==> flow/design.v <==
module CONV_REGS 
(      
    CLOCK,                                       
    RESET,                                       
    WE_A,                                        
    ADD_A,                                       
    DAT_A,                                       
    RE_B,
    ADD_B,                                       
    DAT_B,                                       
    MCLK_SPEED,                                  
    MCLK_MODE,                                   
    ROWS_DELAY,                                  
    IDLE_MODE                                    
);
input                       CLOCK;
input                       RESET;
input                       WE_A;
input   [2:0]               ADD_A;       
input   [7:0]               DAT_A;       
input                       RE_B;
input   [1:0]               ADD_B;       
output  [15:0]              DAT_B;       
output                      MCLK_SPEED;
output                      IDLE_MODE;
output  [1:0]               MCLK_MODE;
output  [4:0]               ROWS_DELAY;
reg     [15:0]              DAT_B;
reg     [15:0]              RAM [0:3];
always @(posedge CLOCK)
begin
    if (RESET == 1'b1) 
    begin
        RAM[0]        <= 16'h8095;  
        RAM[1]        <= 16'h031d;  
    end
    else
    begin
        if (WE_A == 1'b1)
        begin
            if (ADD_A%2)  
            begin
                RAM[ADD_A/2] <= {RAM[ADD_A/2][15:8], DAT_A};  
            end
            else         
            begin
                RAM[ADD_A/2] <= {DAT_A, RAM[ADD_A/2][7:0]};  
            end
        end
    end
end
always @(posedge CLOCK)
begin
    if (RESET == 1'b1) 
    begin
        DAT_B <= 16'h0000;
    end
    else
    begin
        if (RE_B)
        begin
            DAT_B <= RAM[ADD_B];
        end
    end
end
assign MCLK_SPEED = RAM[1][0];
assign IDLE_MODE = RAM[1][1];
assign MCLK_MODE = RAM[1][7:6];
assign ROWS_DELAY = RAM[1][15:11];
endmodule
From RTL to reports: CONV_REGS:

Tool output for the design above, in the order of the flow.
Lines are those of the file above, counted from 1.
Operators carry their Yosys type and port widths (W data, S select, Z words).
Cell names lack the library's common part.
The mark n/a stands for no value.

* design top: CONV_REGS
* clock: CLOCK
* library: sky130hd
* timing corner: tt_025C_1v80

Elaborated design:

Source: Yosys, flattened and elaborated, memories not mapped. Widths are those after wreduce; folded enables and synchronous resets count as part of the registers. Registers that Yosys merges into a memory's read port (data or address) are not register bits. Print and check cells do not count. Equal cells are merged and count once.
Yosys's memory passes give these memory sizes; they may raise the number of words (mostly to a power of two), join words into wider ones and drop unused or constant bits.

* bits in latches: 0
* input port bits: 17
* output and inout bits: 25
* elaborated cells: 22
* memories kept: 1
* register bits: 0
* bits in writable memories: 64
* memory bits (read-only): 0

Memory list
* RAM: depth 4, bits a word 16, line 29 `reg     [15:0]              RAM [0:3];`

* divide/modulo/power cells: 0
* add/sub/neg operators: 0
* bitwise operators: 2
* magnitude comparators: 0
* $mul: 0
* equality and inequality tests: 2
* multiplexer cells: 15
* shifts and indexed selects: 0
* reduce/logical cells: 2

Operators by type and width (count)
* $mux W16: 6
* $mux W8: 2
* $mux W1: 7
* $ne A3 B3 Y1 const B: 2
* $reduce_and A2 Y1: 2
* $or A1 B1 Y1: 2

Depth:

Longest topological path by Yosys (ltp), each cell counted once; first at word level (registers and memories cut), then after technology mapping (sequential cells cut; the memories' decode and read muxes count).

* depth after elaboration: 5
* ABC_AREA: 0
* mapped depth: 4
* mapped depth without buffers: 2

Netlist:

Yosys stat after the flow's synthesis: flattened, memories mapped to cells. It holds for the ABC_AREA given above (unset counts as 0); a run with the other value may have another netlist.
The area totals of this step are shown rounded.

* synthesis area: 3360 um2
* area of sequential cells: 2240 um2
* standard cells after synthesis: 225
* flip-flops: 80
* buffers: 25

Cell types
* edfxtp_1: count 64, total area 1.92E+03 um2
* dfxtp_1: count 16, total area 320.307 um2
* mux2i_1: count 32, total area 320.307 um2
* o221ai_2: count 10, total area 150.144 um2
* or3b_2: count 16, total area 140.134 um2
* nor3_1: count 21, total area 105.101 um2
* or3_1: count 11, total area 68.816 um2
* buf_4: count 7, total area 52.55 um2
* o221ai_1: count 6, total area 52.55 um2
* buf_2: count 8, total area 40.038 um2
* buf_6: count 3, total area 33.782 um2
* inv_1: count 8, total area 30.029 um2
* o21bai_1: count 4, total area 30.029 um2
* clkbuf_1: count 7, total area 26.275 um2
* nand3b_1: count 2, total area 15.014 um2
* nor2_1: count 4, total area 15.014 um2
* nand2b_1: count 2, total area 12.512 um2
* or3b_4: count 1, total area 11.261 um2

Other cell types: 3; their cells: 3.

Worst setup path after synthesis:

OpenSTA on the mapped netlist: ideal clock, no wires. The path of least setup slack (recovery checks aside). Input and output delay are each 20% of the period. Register names are those of the netlist, which keeps one name where synthesis merged equal registers.

* kind: input to register
* start point: in RESET
* end point: mem RAM[0][10]
* launch time at the first pin: 0.340 ns
* clock period: 1.7 ns
* data arrival time: 1.436 ns
* required time: 1.325 ns
* input delay: 0.340 ns
* library setup time: 0.375 ns
* path buffers: 2
* setup slack: -0.111 ns
* driving pins on the path: 4
* path delay: 1.471 ns
* synthesis period reached: 1.811 ns

"path delay" = arrival - input delay + setup time.
"driving pins on the path": output pins that drive a net of the path, with the launching flip-flop's if there is one; two outputs of one cell count as two.
"synthesis period reached" = period - worst setup slack (recovery checks aside). The figure is calculated, with input and output delays left at 20% of the set period.

* path through: or3b_4 buf_6 buf_6 o21bai_1

Ends and longest elaborated chain, after synthesis
* start: declaration: line 17 `input                       RESET;`
* end: declaration: line 29 `reg     [15:0]              RAM [0:3];`

No chain of elaborated cells between the ends is given.

Path in the finished layout:

From the final timing report of run 1: the path of least setup slack in the routed layout; clock arrival at registers is part of the times.

* kind: input to register
* start point: in RESET
* end point: mem RAM[0][8]
* input delay: 0.43 ns
* driving pins on the path: 4
* required time: 2.18 ns
* clock period: 2.14 ns
* launch time at the first pin: 0.43 ns
* data arrival time: 1.84 ns
* library setup time: 0.28 ns
* path buffers: 2
* setup slack: 0.34 ns

* path through: clkdlybuf4s50_1 or3b_4 o21bai_1 buf_4

Ends and longest elaborated chain, after layout
* start: declaration: line 17 `input                       RESET;`
* end: declaration: line 29 `reg     [15:0]              RAM [0:3];`

No chain of elaborated cells between the ends is given.

==> results <==
2 stored runs of CONV_REGS in the flow (synthesis by Yosys, layout by OpenROAD, sky130hd cells), in arbitrary order. Constraints: input delay and output delay 20% of the set period each, output load 0.01 pF.
Measured values are rounded.

### Run 1

Settings: `period_ns=2.14`, `CAP_MARGIN=20`, `CORE_MARGIN=2`, `CORE_UTILIZATION=40`, `SLEW_MARGIN=20`

- Lowest setup slack: 0.342 ns
- Standard-cell area after routing: 4140 um2
- Yosys chip area after synthesis: 3360 um2
- Summed negative setup slack: 0.000 ns
- Die outline area: 9160 um2

### Run 2

Settings: `period_ns=1.86`, `CORE_UTILIZATION=34`, `SETUP_SLACK_MARGIN=0.01`, `PLACE_DENSITY_LB_ADDON=0.3`, `CORE_MARGIN=4`, `GPL_ROUTABILITY_DRIVEN=1`, `CTS_CLUSTER_SIZE=63`, `SLEW_MARGIN=40`, `CAP_MARGIN=20`

- Standard-cell area after routing: 4270 um2
- Lowest setup slack: 0.167 ns
- Yosys chip area after synthesis: 3360 um2
- Die outline area: 11600 um2
- Summed negative setup slack: 0.000 ns
